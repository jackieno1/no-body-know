==> flow/design.v <==
module count_br(
	input logic clk_i,rst_ni,
	input logic [2:0] op_ex,
	output logic [31:0] number
);
logic [31:0] no_br_temp;
always_ff @(posedge clk_i) begin
	if(~rst_ni)
		no_br_temp <= 32'b0;
	else if(op_ex == 3'b110)
		no_br_temp <= no_br_temp + 32'b1;
end
assign number = no_br_temp;
endmodule
Reports on count_br --
Tool output for the design above, in the order of the flow. Lines are those of the file above, counted from 1. Library cell names are shortened. Not given: -
Set-up: top module count_br, clock port clk_i, cell library sky130hd, corner tt_025C_1v80

Word level --
Counts by Yosys on the flattened word-level netlist (proc, flatten, opt, wreduce; memories kept). Register bits leave out memories and registers merged into their read ports (data or address); mux counts leave out enables and synchronous resets folded into registers. Print and check cells are left out. Cells with the same type and inputs are merged into one.
Word-level totals: word-level cells 3, output and inout port bits 32, bits of input ports 5, bits in registers 32
Operators by class: add/subtract/negate cells 1, eq/ne operators 1
Operators by type and width (number):
- adder 32 x 1 -> 32 bit with constant B | 1
- equality test 3 bit with constant B | 1

Depth --
Longest topological path by Yosys (ltp), each cell counted once; first at word level (registers and memories cut), then after technology mapping (sequential cells cut; the memories' decode and read muxes count).
Depth: word-level depth 1, ABC_AREA 1, depth in mapped cells 9, gate-level depth less buffers 9

Netlist --
The flow's flattened synthesis, as Yosys stat reports it; memories are mapped. The netlist is that of the ABC_AREA named above (0 if unset); the other value can give another one. Totals and module areas in this step are rounded.
Cells by type:
- dfxtp_1 | number 32, area in all 640.614 um2
- nand2_1 | number 67, area in all 251.491 um2
- nor2_1 | number 48, area in all 180.173 um2
- inv_1 | number 33, area in all 123.869 um2
- nand3_1 | number 20, area in all 100.096 um2
- nor2_4 | number 8, area in all 90.086 um2
- a21oi_1 | number 17, area in all 85.082 um2
- nor2_2 | number 9, area in all 56.304 um2
- nand2_2 | number 8, area in all 50.048 um2
- nand3_2 | number 5, area in all 50.048 um2
- nor2_8 | number 2, area in all 40.038 um2
- nand4_1 | number 6, area in all 37.536 um2
- o21ai_0 | number 7, area in all 35.034 um2
- xor2_1 | number 3, area in all 26.275 um2
- nand2_4 | number 2, area in all 22.522 um2
- nand3_4 | number 1, area in all 17.517 um2
- o21ai_1 | number 3, area in all 15.014 um2
- a31oi_1 | number 2, area in all 12.512 um2
Other cell types: 10; their cells: 11.
Mapped netlist: synthesis area 1900 um2, buffer cells 3, sequential area 640 um2, mapped flip-flops 32, mapped cells 284

Path before layout --
Path of least setup slack by OpenSTA after synthesis, without wires, with an ideal clock, recovery checks aside; 20% of the period is set as input and as output delay. Where synthesis merged equal registers, the netlist keeps one of their names.
Path after synthesis: kind input -> register, start input op_ex[2], end register no_br_temp[10], period 3.27 ns, path buffers 1, stages on the path 8, input delay 0.654 ns, library setup time 0.113 ns, required time 3.157 ns, setup slack 1.799 ns, arrival 1.358 ns, delay of the path 0.817 ns, time at the first pin 0.654 ns, synthesis period reached 1.471 ns
"delay of the path" is the arrival time less input delay plus setup time. "stages on the path" counts driving pins, that of a launching flip-flop among them; a cell with two outputs on the path counts twice. "synthesis period reached" is the clock period less the worst setup slack; recovery checks do not enter. This is arithmetic on one report: input and output delays are still those of the set period (20% each). The rows between start and end are the longest chain of elaborated cells between them; the timing report does not say that the signal goes this way. Where chains are equally long, one stands for them. Each line given opens the expression or statement behind the cell; cells for indexed reads and writes are added by Yosys, which also makes memories of some case tables.
Between the ends, after synthesis: path through nand2_1 > nor2_4 > buf_6 > nand3_4 > nor2_4 > inv_2 > o21ai_1 > nor2_1, cells in the longest elaborated chain 1, elaborated cells on any way between the ends 1, source lines of those cells 1, those cells by class 1 x eq/ne
RTL lines, path after synthesis:
- from (decl) | RTL line 3 | input logic [2:0] op_ex,
- equality test 3 bit | RTL line 10 | else if(op_ex == 3'b110)
- to (assign) | RTL line 9 | no_br_temp <= 32'b0;
- to (assign) | RTL line 11 | no_br_temp <= no_br_temp + 32'b1;
- to (decl) | RTL line 6 | logic [31:0] no_br_temp;

Worst path after layout --
Path of least setup slack in the final report of flow run 1 (OpenROAD, finished layout, wires in). Where an end is a register, its clock arrival counts in the times.
Path post-layout: kind register -> output, start register no_br_temp[13], end output number[13], time at the first pin 0.29 ns, arrival 1.37 ns, period 4.24 ns, path buffers 1, external output delay 0.85 ns, setup slack 2.02 ns, required time 3.39 ns, stages on the path 2
Between the ends, post-layout: path through dfxtp_1 > clkdlybuf4s50_1, cells in the longest elaborated chain 0, elaborated cells on any way between the ends 0, source lines of those cells 0
RTL lines, path post-layout:
- from (decl) | RTL line 6 | logic [31:0] no_br_temp;
- from (assign) | RTL line 9 | no_br_temp <= 32'b0;
- from (assign) | RTL line 11 | no_br_temp <= no_br_temp + 32'b1;
- to (decl) | RTL line 4 | output logic [31:0] number

Data sheet: physical implementation of count_br

Flow measurements of count_br on sky130hd: 2 stored runs with different settings, listed in no order. Input and output delays are each 20% of the period that was set; the output load is 0.01 pF.
"period reached" is the run's clock period less its worst setup slack. It is reckoned from that one timing run; input and output delays stay at 20% of the period that was set.
By "allowed time less slack (worst setup path)" is meant the share of the clock period that the worst setup path is allowed (20% is reserved at inputs, 20% at outputs), minus its slack. Clock arrival times at its registers enter into it.
"total power after layout" rests on the timing tool's default activity at the inputs, not on a simulated workload.
Measured values are rounded.

* Flow run 1 | settings: period_ns 4.24; CORE_UTILIZATION 21; SETUP_SLACK_MARGIN 0.74; PLACE_DENSITY_LB_ADDON 0.08; CELL_PAD_IN_SITES_DETAIL_PLACEMENT 1; ABC_AREA 1; GPL_ROUTABILITY_DRIVEN 0; CTS_CLUSTER_DIAMETER 287; SLEW_MARGIN 10; MIN_ROUTING_LAYER met2; CAP_MARGIN 20; CORE_MARGIN 2 | results: synthesis area 1900 um2; full die area 9900 um2; standard-cell area of the final layout 2500 um2; post-route utilization 0.28; setup slack of the worst path 2.0 ns; summed negative setup slack 0.000 ns; worst-case hold slack 0.52 ns; total power after layout 0.00058 W; period reached 2.222 ns; allowed time less slack (worst setup path) 1.37 ns; type of the worst setup path register -> output
* Flow run 2 | settings: period_ns 4.01; CORE_UTILIZATION 72; SETUP_SLACK_MARGIN 0.49; PLACE_DENSITY 0.43; HOLD_SLACK_MARGIN 0.3; CORE_ASPECT_RATIO 1.49; CORE_MARGIN 4; CELL_PAD_IN_SITES_GLOBAL_PLACEMENT 1; ABC_AREA 0; GPL_TIMING_DRIVEN 1; CTS_CLUSTER_DIAMETER 340; CAP_MARGIN 0; SLEW_MARGIN 20 | did not finish, placement stopped with GPL-0301
